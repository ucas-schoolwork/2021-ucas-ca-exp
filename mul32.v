==> flow/design.v <==
module mul32(
    input clk,
    input resetn,
    input is_signed,
    input [31:0] A,
    input [31:0] B,
    output [63:0] product
);
wire [65:0] p33;
wire [32:0] a33;
wire [32:0] b33;
assign a33 = {A[31] & is_signed, A[31:0]};
assign b33 = {B[31] & is_signed, B[31:0]};
assign product = p33[63:0];
mul33 m33(
    .clk(clk),
    .resetn(resetn),
    .A(a33),
    .B(b33),
    .product(p33)
);
endmodule
module mul33(
    input clk,
    input resetn,
    input [32:0] A,
    input [32:0] B,
    output [65:0] product
);
wire [65:0] p [16:0];
wire [16:0] c;
wire [65:0] X [16:0];
assign X[0] = {{33{A[32]}},A[32:0]};
assign X[1] = {{31{A[32]}},A[32:0],2'b0};
assign X[2] = {{29{A[32]}},A[32:0],4'b0};
assign X[3] = {{27{A[32]}},A[32:0],6'b0};
assign X[4] = {{25{A[32]}},A[32:0],8'b0};
assign X[5] = {{23{A[32]}},A[32:0],10'b0};
assign X[6] = {{21{A[32]}},A[32:0],12'b0};
assign X[7] = {{19{A[32]}},A[32:0],14'b0};
assign X[8] = {{17{A[32]}},A[32:0],16'b0};
assign X[9] = {{15{A[32]}},A[32:0],18'b0};
assign X[10] = {{13{A[32]}},A[32:0],20'b0};
assign X[11] = {{11{A[32]}},A[32:0],22'b0};
assign X[12] = {{9{A[32]}},A[32:0],24'b0};
assign X[13] = {{7{A[32]}},A[32:0],26'b0};
assign X[14] = {{5{A[32]}},A[32:0],28'b0};
assign X[15] = {{3{A[32]}},A[32:0],30'b0};
assign X[16] = {A[32],A[32:0],32'b0};
booth b0(
	.y2(B[1]),
	.y1(B[0]),
	.y0(1'b0),
	.X(X[0]),
	.p(p[0]),
	.c(c[0])
);
genvar pi;
generate 
    for(pi = 1; pi<16; pi=pi+1)
        begin: booth_gen
            booth boothi(
                .y2(B[2*pi+1]),
                .y1(B[2*pi]),
                .y0(B[2*pi-1]),
                .X(X[pi]),
                .p(p[pi]),
                .c(c[pi])
            );
        end
endgenerate
booth b16(
	.y2(B[32]),
	.y1(B[32]),
	.y0(B[31]),
	.X(X[16]),
	.p(p[16]),
	.c(c[16])
);
wire [13:0] cout[65:0];
wire [65:0] C;
wire [65:0] S;
Wallace w0(
    .n0(p[0][0]),
    .n1(p[1][0]),
    .n2(p[2][0]),
    .n3(p[3][0]),
    .n4(p[4][0]),
    .n5(p[5][0]),
    .n6(p[6][0]),
    .n7(p[7][0]),
    .n8(p[8][0]),
    .n9(p[9][0]),
    .n10(p[10][0]),
    .n11(p[11][0]),
    .n12(p[12][0]),
    .n13(p[13][0]),
    .n14(p[14][0]),
    .n15(p[15][0]),
    .n16(p[16][0]),
    .cin0(c[0]),
    .cin1(c[1]),
    .cin2(c[2]),
    .cin3(c[3]),
    .cin4(c[4]),
    .cin5(c[5]),
    .cin6(c[6]),
    .cin7(c[7]),
    .cin8(c[8]),
    .cin9(c[9]),
    .cin10(c[10]),
    .cin11(c[11]),
    .cin12(c[12]),
    .cin13(c[13]),
    .c11(cout[0][0]),
    .c12(cout[0][1]),
    .c13(cout[0][2]),
    .c14(cout[0][3]),
    .c15(cout[0][4]),
    .c21(cout[0][5]),
    .c22(cout[0][6]),
    .c23(cout[0][7]),
    .c24(cout[0][8]),
    .c31(cout[0][9]),
    .c32(cout[0][10]),
    .c41(cout[0][11]),
    .c42(cout[0][12]),
    .c51(cout[0][13]),
    .c61(C[0]),
    .s61(S[0])
);
genvar wi;
generate 
    for(wi = 1; wi<66; wi=wi+1)
        begin: Wallace_gen
            Wallace wallacei(
                .n0(p[0][wi]),
                .n1(p[1][wi]),
                .n2(p[2][wi]),
                .n3(p[3][wi]),
                .n4(p[4][wi]),
                .n5(p[5][wi]),
                .n6(p[6][wi]),
                .n7(p[7][wi]),
                .n8(p[8][wi]),
                .n9(p[9][wi]),
                .n10(p[10][wi]),
                .n11(p[11][wi]),
                .n12(p[12][wi]),
                .n13(p[13][wi]),
                .n14(p[14][wi]),
                .n15(p[15][wi]),
                .n16(p[16][wi]),
                .cin0(cout[wi-1][0]),
                .cin1(cout[wi-1][1]),
                .cin2(cout[wi-1][2]),
                .cin3(cout[wi-1][3]),
                .cin4(cout[wi-1][4]),
                .cin5(cout[wi-1][5]),
                .cin6(cout[wi-1][6]),
                .cin7(cout[wi-1][7]),
                .cin8(cout[wi-1][8]),
                .cin9(cout[wi-1][9]),
                .cin10(cout[wi-1][10]),
                .cin11(cout[wi-1][11]),
                .cin12(cout[wi-1][12]),
                .cin13(cout[wi-1][13]),
                .c11(cout[wi][0]),
                .c12(cout[wi][1]),
                .c13(cout[wi][2]),
                .c14(cout[wi][3]),
                .c15(cout[wi][4]),
                .c21(cout[wi][5]),
                .c22(cout[wi][6]),
                .c23(cout[wi][7]),
                .c24(cout[wi][8]),
                .c31(cout[wi][9]),
                .c32(cout[wi][10]),
                .c41(cout[wi][11]),
                .c42(cout[wi][12]),
                .c51(cout[wi][13]),
                .c61(C[wi]),
                .s61(S[wi])
            );
        end
endgenerate
wire [65:0] in_A;
wire [65:0] in_B;
assign in_A = S;
assign in_B = {C[64:0],c[14]};
reg [65:0] in_A_r;
reg [65:0] in_B_r;
reg cin_r;
always @(posedge clk) begin
    if(!resetn) begin
        in_A_r <= 66'd0;
        in_B_r <= 66'd0;
        cin_r  <= 1'd0;
    end
    else begin 
        in_A_r <= in_A;
        in_B_r <= in_B;
        cin_r  <= c[15];
    end
end
adder66 add66(
	.cin(cin_r),
	.A(in_A_r),
	.B(in_B_r),
	.sum(product),
	.cout()
);
endmodule
module booth(
    input y2,
    input y1,
    input y0,
    input [65:0] X,
    output [65:0] p,
    output c
);
wire addx,add2x,subx,sub2x;
assign addx = ~y2&y1&~y0|~y2&~y1&y0;
assign add2x = ~y2&y1&y0;
assign subx = y2&y1&~y0|y2&~y1&y0;
assign sub2x = y2&~y1&~y0;
assign c = subx | sub2x;
assign p[0] = subx&~X[0] | addx&X[0] | sub2x;
genvar nbit;
generate 
    for(nbit = 1; nbit<66; nbit = nbit+1)
        begin: kkk
            assign p[nbit] = subx&~X[nbit]|sub2x&~X[nbit-1]|addx&X[nbit]|add2x&X[nbit-1];
        end
endgenerate
endmodule
module Full_adder(
    input A,
    input B,
    input cin,
    output sum,
    output cout
);
assign sum = ~A & ~B & cin | ~A & B & ~cin | A & ~B & ~cin | A & B & cin;
assign cout = A & B | A & cin | B & cin;
endmodule
module Wallace(
    input n0,
    input n1,
    input n2,
    input n3,
    input n4,
    input n5,
    input n6,
    input n7,
    input n8,
    input n9,
    input n10,
    input n11,
    input n12,
    input n13,
    input n14,
    input n15,
    input n16,
    input cin0,
    input cin1,
    input cin2,
    input cin3,
    input cin4,
    input cin5,
    input cin6,
    input cin7,
    input cin8,
    input cin9,
    input cin10,
    input cin11,
    input cin12,
    input cin13,
    output c11,
    output c12,
    output c13,
    output c14,
    output c15,
    output c21,
    output c22,
    output c23,
    output c24,
    output c31,
    output c32,
    output c41,
    output c42,
    output c51,
    output c61,
    output s61
);
wire s11,s12,s13,s14,s15;
wire s21,s22,s23,s24;
wire s31,s32;
wire s41,s42;
wire s51;
Full_adder a11(
    .A(n0),
    .B(n1),
    .cin(n2),
    .sum(s11),
    .cout(c11)
);
Full_adder a12(
    .A(n3),
    .B(n4),
    .cin(n5),
    .sum(s12),
    .cout(c12)
);
Full_adder a13(
    .A(n6),
    .B(n7),
    .cin(n8),
    .sum(s13),
    .cout(c13)
);
Full_adder a14(
    .A(n9),
    .B(n10),
    .cin(n11),
    .sum(s14),
    .cout(c14)
);
Full_adder a15(
    .A(n12),
    .B(n13),
    .cin(n14),
    .sum(s15),
    .cout(c15)
);
Full_adder a21(
    .A(s11),
    .B(s12),
    .cin(s13),
    .sum(s21),
    .cout(c21)
);
Full_adder a22(
    .A(s14),
    .B(s15),
    .cin(n15),
    .sum(s22),
    .cout(c22)
);
Full_adder a23(
    .A(cin0),
    .B(cin1),
    .cin(cin2),
    .sum(s23),
    .cout(c23)
);
Full_adder a24(
    .A(cin3),
    .B(cin4),
    .cin(n16),
    .sum(s24),
    .cout(c24)
);
Full_adder a31(
    .A(s21),
    .B(s22),
    .cin(s23),
    .sum(s31),
    .cout(c31)
);
Full_adder a32(
    .A(s24),
    .B(cin5),
    .cin(cin6),
    .sum(s32),
    .cout(c32)
);
Full_adder a41(
    .A(s31),
    .B(s32),
    .cin(cin7),
    .sum(s41),
    .cout(c41)
);
Full_adder a42(
    .A(cin8),
    .B(cin9),
    .cin(cin10),
    .sum(s42),
    .cout(c42)
);
Full_adder a51(
    .A(s41),
    .B(s42),
    .cin(cin11),
    .sum(s51),
    .cout(c51)
);
Full_adder a61(
    .A(s51),
    .B(cin12),
    .cin(cin13),
    .sum(s61),
    .cout(c61)
);
endmodule
module adder66(
    input cin,
    input [65:0] A,
    input [65:0] B,
    output [65:0] sum,
    output cout
);
assign sum = A + B + cin;
assign cout = 0;
endmodule
# ---- Tool chain data of mul32
# What the tools print for mul32, step after step.
# Line numbers count from 1 in the design file above.
# The mark n/a stands for no value.
dict set report inputs {
  top_module {mul32}
  clk_port {clk}
  lib {sky130hd}
  lib_corner {tt_025C_1v80}
}

# ---- After elaboration
# Yosys after proc, flatten, opt, wreduce and memory -nomap, before mapping. Enables and synchronous resets that opt folds into registers are not counted as muxes. Memory bits, and registers merged into a memory's read port (data or address), are not among the register bits. Print and check cells are not counted. Equal cells are merged and count once.
dict set report op_classes {
  n_addsub 2
  n_logic 17427
}
# operator count
set ops {}
lappend ops {{1-bit AND} 9847}
lappend ops {{1-bit bitwise OR} 5510}
lappend ops {{1-bit inverter} 2070}
lappend ops {{64-bit by 1-bit adder with 64-bit output} 1}
lappend ops {{64-bit adder} 1}
dict set report word_totals {
  ff_bits 129
  word_cells 17432
}

# ---- Longest topological paths
# Depth = most cells in a row (Yosys ltp): at word level without a register or memory, in the mapped netlist without a sequential cell, where the memories' decode and read muxes count.
dict set report logic_depth {
  depth_word 44
  abc_area 0
  mapped_depth 24
  ltp_nobuf 18
}

# ---- After synthesis
# The flow's flattened synthesis, as Yosys stat reports it; memories are mapped. The netlist is that of the ABC_AREA named above (0 if unset); the other value can give another one.
# cell_type count
set types {}
lappend types {sky130_fd_sc_hd__xnor2_1 838}
lappend types {sky130_fd_sc_hd__xor2_1 605}
lappend types {sky130_fd_sc_hd__fa_1 263}
lappend types {sky130_fd_sc_hd__maj3_1 323}
lappend types {sky130_fd_sc_hd__dfxtp_1 129}
lappend types {sky130_fd_sc_hd__a221oi_1 248}
lappend types {sky130_fd_sc_hd__nor2_1 478}
lappend types {sky130_fd_sc_hd__a221oi_2 99}
lappend types {sky130_fd_sc_hd__buf_2 205}
lappend types {sky130_fd_sc_hd__nor2b_1 152}
lappend types {sky130_fd_sc_hd__nor4b_1 102}
lappend types {sky130_fd_sc_hd__nand2_1 217}
lappend types {sky130_fd_sc_hd__o21ai_0 160}
lappend types {sky130_fd_sc_hd__ha_1 62}
lappend types {sky130_fd_sc_hd__a22oi_1 96}
lappend types {sky130_fd_sc_hd__xnor2_2 43}
lappend types {sky130_fd_sc_hd__maj3_2 62}
lappend types {sky130_fd_sc_hd__a21oi_1 132}
# Not listed: further types 70, cells in them 906.
dict set report synth_totals {
  cell_count 5120
  mapped_area_um2 43539.3
  ffs 129
}
# By module: a second synthesis without flattening, with its own total; a netlist apart from the flattened one above.
dict set report hier_totals {
  hier_cells 6079
  area_unflattened_um2 66740.3
}
# Rows give one instance, submodules left out.
# mod instances cells area_um2 seq_area_um2
set modules {}
lappend modules {booth 17 248 2311.0 0.0}
lappend modules {Full_adder 990 1 20.0 0.0}
lappend modules {adder66 1 590 4003.8 0.0}
lappend modules {mul33 1 281 3618.5 2662.6}
lappend modules {mul32 1 2 12.5 0.0}
lappend modules {Wallace 66 0 0.0 0.0}

# ---- Timing after synthesis
# Path of least setup slack by OpenSTA after synthesis, without wires, with an ideal clock, recovery checks aside; 20% of the period is set as input and as output delay. Where synthesis merged equal registers, the netlist keeps one of their names.
dict set report synth_path {
  path_kind {input-to-reg}
  startpoint {input port B[3]}
  endpoint {register m33.in_A_r[62]}
  clock_period_ps 8970
  input_delay_ps 1794
  arrival_ps 8375
  required_ps 8856
  setup_slack_ps 481
  delay_ps 6695
  stages 19
  path_buffers 6
  synth_period_reached_ps 8489
}
# "delay_ps" = arrival - input delay + setup time.
# "stages" counts driving pins, that of a launching flip-flop among them; a cell with two outputs on the path counts twice.
# "synth_period_reached_ps" = period - worst setup slack (recovery checks aside). The figure is calculated, with input and output delays left at 20% of the set period.
# The rows between start and end are the longest chain of elaborated cells between them; the timing report does not say that the signal goes this way. Where chains are equally long, one stands for them.
# A line is the first line of the expression or statement that the cell stems from. Yosys adds cells for indexed reads and writes and turns some case tables into memories.
dict set report synth_between {
  path_cell_list {sky130_fd_sc_hd__buf_4 > sky130_fd_sc_hd__buf_2 > sky130_fd_sc_hd__buf_4 > sky130_fd_sc_hd__buf_1 > sky130_fd_sc_hd__clkbuf_1 > sky130_fd_sc_hd__nor3_1 > sky130_fd_sc_hd__a31oi_1 > sky130_fd_sc_hd__fa_1 > sky130_fd_sc_hd__clkbuf_1 > sky130_fd_sc_hd__xnor2_2 > sky130_fd_sc_hd__xnor2_1 > sky130_fd_sc_hd__fa_1 > sky130_fd_sc_hd__inv_1 > sky130_fd_sc_hd__fa_1 > sky130_fd_sc_hd__xor2_1 > sky130_fd_sc_hd__xnor2_1 > sky130_fd_sc_hd__xnor2_1 > sky130_fd_sc_hd__fa_1 > sky130_fd_sc_hd__nor2b_1}
  elab_chain_len 43
  cells_between 263
  cone_classes {263 x logic}
}
# element line
set synth_rtl {}
lappend synth_rtl {{start, declared} 6} ;# input [31:0] B,
lappend synth_rtl {{1-bit AND (2 in a row)} 225} ;# assign subx = y2&y1&~y0|y2&~y1&y0;
lappend synth_rtl {{1-bit bitwise OR} 225}
lappend synth_rtl {{1-bit AND} 233} ;# assign p[nbit] = subx&~X[nbit]|sub2x&~X[nbit-1]|addx&X[nbit]|add2x&X[nbit-1];
lappend synth_rtl {{1-bit bitwise OR (3 in a row)} 233}
lappend synth_rtl {{1-bit inverter} 244} ;# assign sum = ~A & ~B & cin | ~A & B & ~cin | A & ~B & ~cin | A & B & cin;
lappend synth_rtl {{1-bit AND (2 in a row)} 244}
lappend synth_rtl {{1-bit bitwise OR (3 in a row)} 244}
lappend synth_rtl {{[15 not listed]} n/a}
lappend synth_rtl {{1-bit bitwise OR (3 in a row)} 244}
lappend synth_rtl {{1-bit inverter} 244}
lappend synth_rtl {{1-bit AND (2 in a row)} 244}
lappend synth_rtl {{1-bit bitwise OR (3 in a row)} 244}
lappend synth_rtl {{1-bit inverter} 244}
lappend synth_rtl {{1-bit AND (2 in a row)} 244}
lappend synth_rtl {{1-bit bitwise OR (3 in a row)} 244}
lappend synth_rtl {{end, assigned} 196} ;# in_A_r <= 66'd0;
lappend synth_rtl {{end, assigned} 201} ;# in_A_r <= in_A;
lappend synth_rtl {{end, declared} 191} ;# reg [65:0] in_A_r;

# ---- Worst path after layout
# From the final timing report of run 2: the path of least setup slack in the routed layout; clock arrival at registers is part of the times.
# The report prints the path's times to 10 ps; the period is as set.
dict set report layout_path {
  path_kind {input-to-reg}
  startpoint {input port is_signed}
  endpoint {register m33.in_A_r[63]}
  clock_period_ps 10700
  input_delay_ps 2140
  arrival_ps 8120
  required_ps 11100
  setup_slack_ps 2980
  stages 19
  path_buffers 2
}
# The rows between start and end are the longest chain of elaborated cells between them; the timing report does not say that the signal goes this way. Where chains are equally long, one stands for them.
dict set report layout_between {
  path_cell_list {sky130_fd_sc_hd__clkdlybuf4s50_1 > sky130_fd_sc_hd__nand2_1 > sky130_fd_sc_hd__buf_4 > sky130_fd_sc_hd__nand2_1 > sky130_fd_sc_hd__nand2_1 > sky130_fd_sc_hd__o21ai_1 > sky130_fd_sc_hd__fa_1 > sky130_fd_sc_hd__inv_1 > sky130_fd_sc_hd__fa_1 > sky130_fd_sc_hd__inv_1 > sky130_fd_sc_hd__fa_1 > sky130_fd_sc_hd__inv_1 > sky130_fd_sc_hd__fa_1 > sky130_fd_sc_hd__inv_1 > sky130_fd_sc_hd__maj3_1 > sky130_fd_sc_hd__o2bb2ai_1 > sky130_fd_sc_hd__a211oi_1 > sky130_fd_sc_hd__xnor2_1 > sky130_fd_sc_hd__and2_1}
  elab_chain_len 42
  cells_between 548
  cone_classes {548 x logic}
}
# element line
set layout_rtl {}
lappend layout_rtl {{start, declared} 4} ;# input is_signed,
lappend layout_rtl {{1-bit AND} 12} ;# assign a33 = {A[31] & is_signed, A[31:0]};
lappend layout_rtl {{1-bit inverter} 233} ;# assign p[nbit] = subx&~X[nbit]|sub2x&~X[nbit-1]|addx&X[nbit]|add2x&X[nbit-1];
lappend layout_rtl {{1-bit AND} 233}
lappend layout_rtl {{1-bit bitwise OR (3 in a row)} 233}
lappend layout_rtl {{1-bit inverter} 244} ;# assign sum = ~A & ~B & cin | ~A & B & ~cin | A & ~B & ~cin | A & B & cin;
lappend layout_rtl {{1-bit AND (2 in a row)} 244}
lappend layout_rtl {{1-bit bitwise OR (3 in a row)} 244}
lappend layout_rtl {{[15 not listed]} n/a}
lappend layout_rtl {{1-bit bitwise OR (3 in a row)} 244}
lappend layout_rtl {{1-bit inverter} 244}
lappend layout_rtl {{1-bit AND (2 in a row)} 244}
lappend layout_rtl {{1-bit bitwise OR (3 in a row)} 244}
lappend layout_rtl {{1-bit inverter} 244}
lappend layout_rtl {{1-bit AND (2 in a row)} 244}
lappend layout_rtl {{1-bit bitwise OR (3 in a row)} 244}
lappend layout_rtl {{end, assigned} 196} ;# in_A_r <= 66'd0;
lappend layout_rtl {{end, assigned} 201} ;# in_A_r <= in_A;
lappend layout_rtl {{end, declared} 191} ;# reg [65:0] in_A_r;

Wiki page: mul32 / flow data

2 stored runs of mul32 in the flow (synthesis by Yosys, layout by OpenROAD, sky130hd cells), in arbitrary order. Constraints: input delay and output delay 20% of the set period each, output load 0.01 pF.
"achievedPeriod_ps" is the run's clock period less its worst setup slack. It is reckoned from that one timing run; input and output delays stay at 20% of the period that was set.
"worst_setup_path_time_ps" = time allowed to the worst setup path (clock period - input delay - output delay, where it has them) - its slack; a late launch clock adds to it, a late capture clock takes from it.
"design_power_uw" is the tool's figure for a default switching activity; nothing was simulated.
"worst_setup_path_time_ps" is known to 10 ps.

[flow] run 1: files
==> flow/run.sh <==
#!/bin/bash
# the make line also repeats the synthesis and layout settings of config.mk as NAME=value (left out here)
make -C /OpenROAD-flow-scripts/flow DESIGN_CONFIG=/design/flow/config.mk WORK_HOME=/design/flow/orfs CLKGATE_MAP_FILE= finish
==> flow/config.mk <==
export PLATFORM = sky130hd
export DESIGN_NAME = mul32
export DESIGN_NICKNAME = mul32
export VERILOG_FILES = /design/flow/design.v
export SDC_FILE = /design/flow/constraint.sdc
export NUM_CORES = 4
export LEC_CHECK = 0
export ABC_AREA = 1
export CAP_MARGIN = 20
export CELL_PAD_IN_SITES_DETAIL_PLACEMENT = 2
export CELL_PAD_IN_SITES_GLOBAL_PLACEMENT = 2
export CORE_ASPECT_RATIO = 0.64
export CORE_MARGIN = 9
export CORE_UTILIZATION = 46
export CTS_CLUSTER_DIAMETER = 135
export GPL_ROUTABILITY_DRIVEN = 0
export GPL_TIMING_DRIVEN = 0
export MIN_ROUTING_LAYER = met1
export PLACE_DENSITY_LB_ADDON = 0.04
export SETUP_SLACK_MARGIN = 1.24
export SLEW_MARGIN = 35
==> flow/constraint.sdc <==
create_clock -name core_clock -period 6.86 [get_ports {clk}]
set_input_delay 1.3720 -clock core_clock [delete_from_list [all_inputs] [get_ports {clk}]]
set_output_delay 1.3720 -clock core_clock [all_outputs]
set_load 0.01 [all_outputs]

[flow] run 1: incomplete, placement halted on FLW-0024

[flow] run 2: files
==> flow/run.sh <==
#!/bin/bash
# the make line also repeats the synthesis and layout settings of config.mk as NAME=value (left out here)
make -C /OpenROAD-flow-scripts/flow DESIGN_CONFIG=/design/flow/config.mk WORK_HOME=/design/flow/orfs CLKGATE_MAP_FILE= finish
==> flow/config.mk <==
export PLATFORM = sky130hd
export DESIGN_NAME = mul32
export DESIGN_NICKNAME = mul32
export VERILOG_FILES = /design/flow/design.v
export SDC_FILE = /design/flow/constraint.sdc
export NUM_CORES = 4
export LEC_CHECK = 0
export ABC_AREA = 0
export CAP_MARGIN = 20
export CELL_PAD_IN_SITES_DETAIL_PLACEMENT = 1
export CORE_ASPECT_RATIO = 1.35
export CORE_MARGIN = 7
export CORE_UTILIZATION = 31
export PLACE_DENSITY_LB_ADDON = 0.01
export SLEW_MARGIN = 20
==> flow/constraint.sdc <==
create_clock -name core_clock -period 10.7 [get_ports {clk}]
set_input_delay 2.1400 -clock core_clock [delete_from_list [all_inputs] [get_ports {clk}]]
set_output_delay 2.1400 -clock core_clock [all_outputs]
set_load 0.01 [all_outputs]

[flow] run 2: metrics
[metrics] final_setup_tns_ps = 0
[metrics] setup_worst_slack_ps = 2980
[metrics] post_synth_area_um2 = 43539.3
[metrics] worst_setup_path_time_ps = 5580
[metrics] critical_path_kind = input-to-reg
[metrics] layout_stdcell_area_um2 = 46352.0
[metrics] achievedPeriod_ps = 7720
[metrics] design_power_uw = 20834
[metrics] worst_hold_slack_ps = 2119
[metrics] final_die_area_um2 = 151255.0
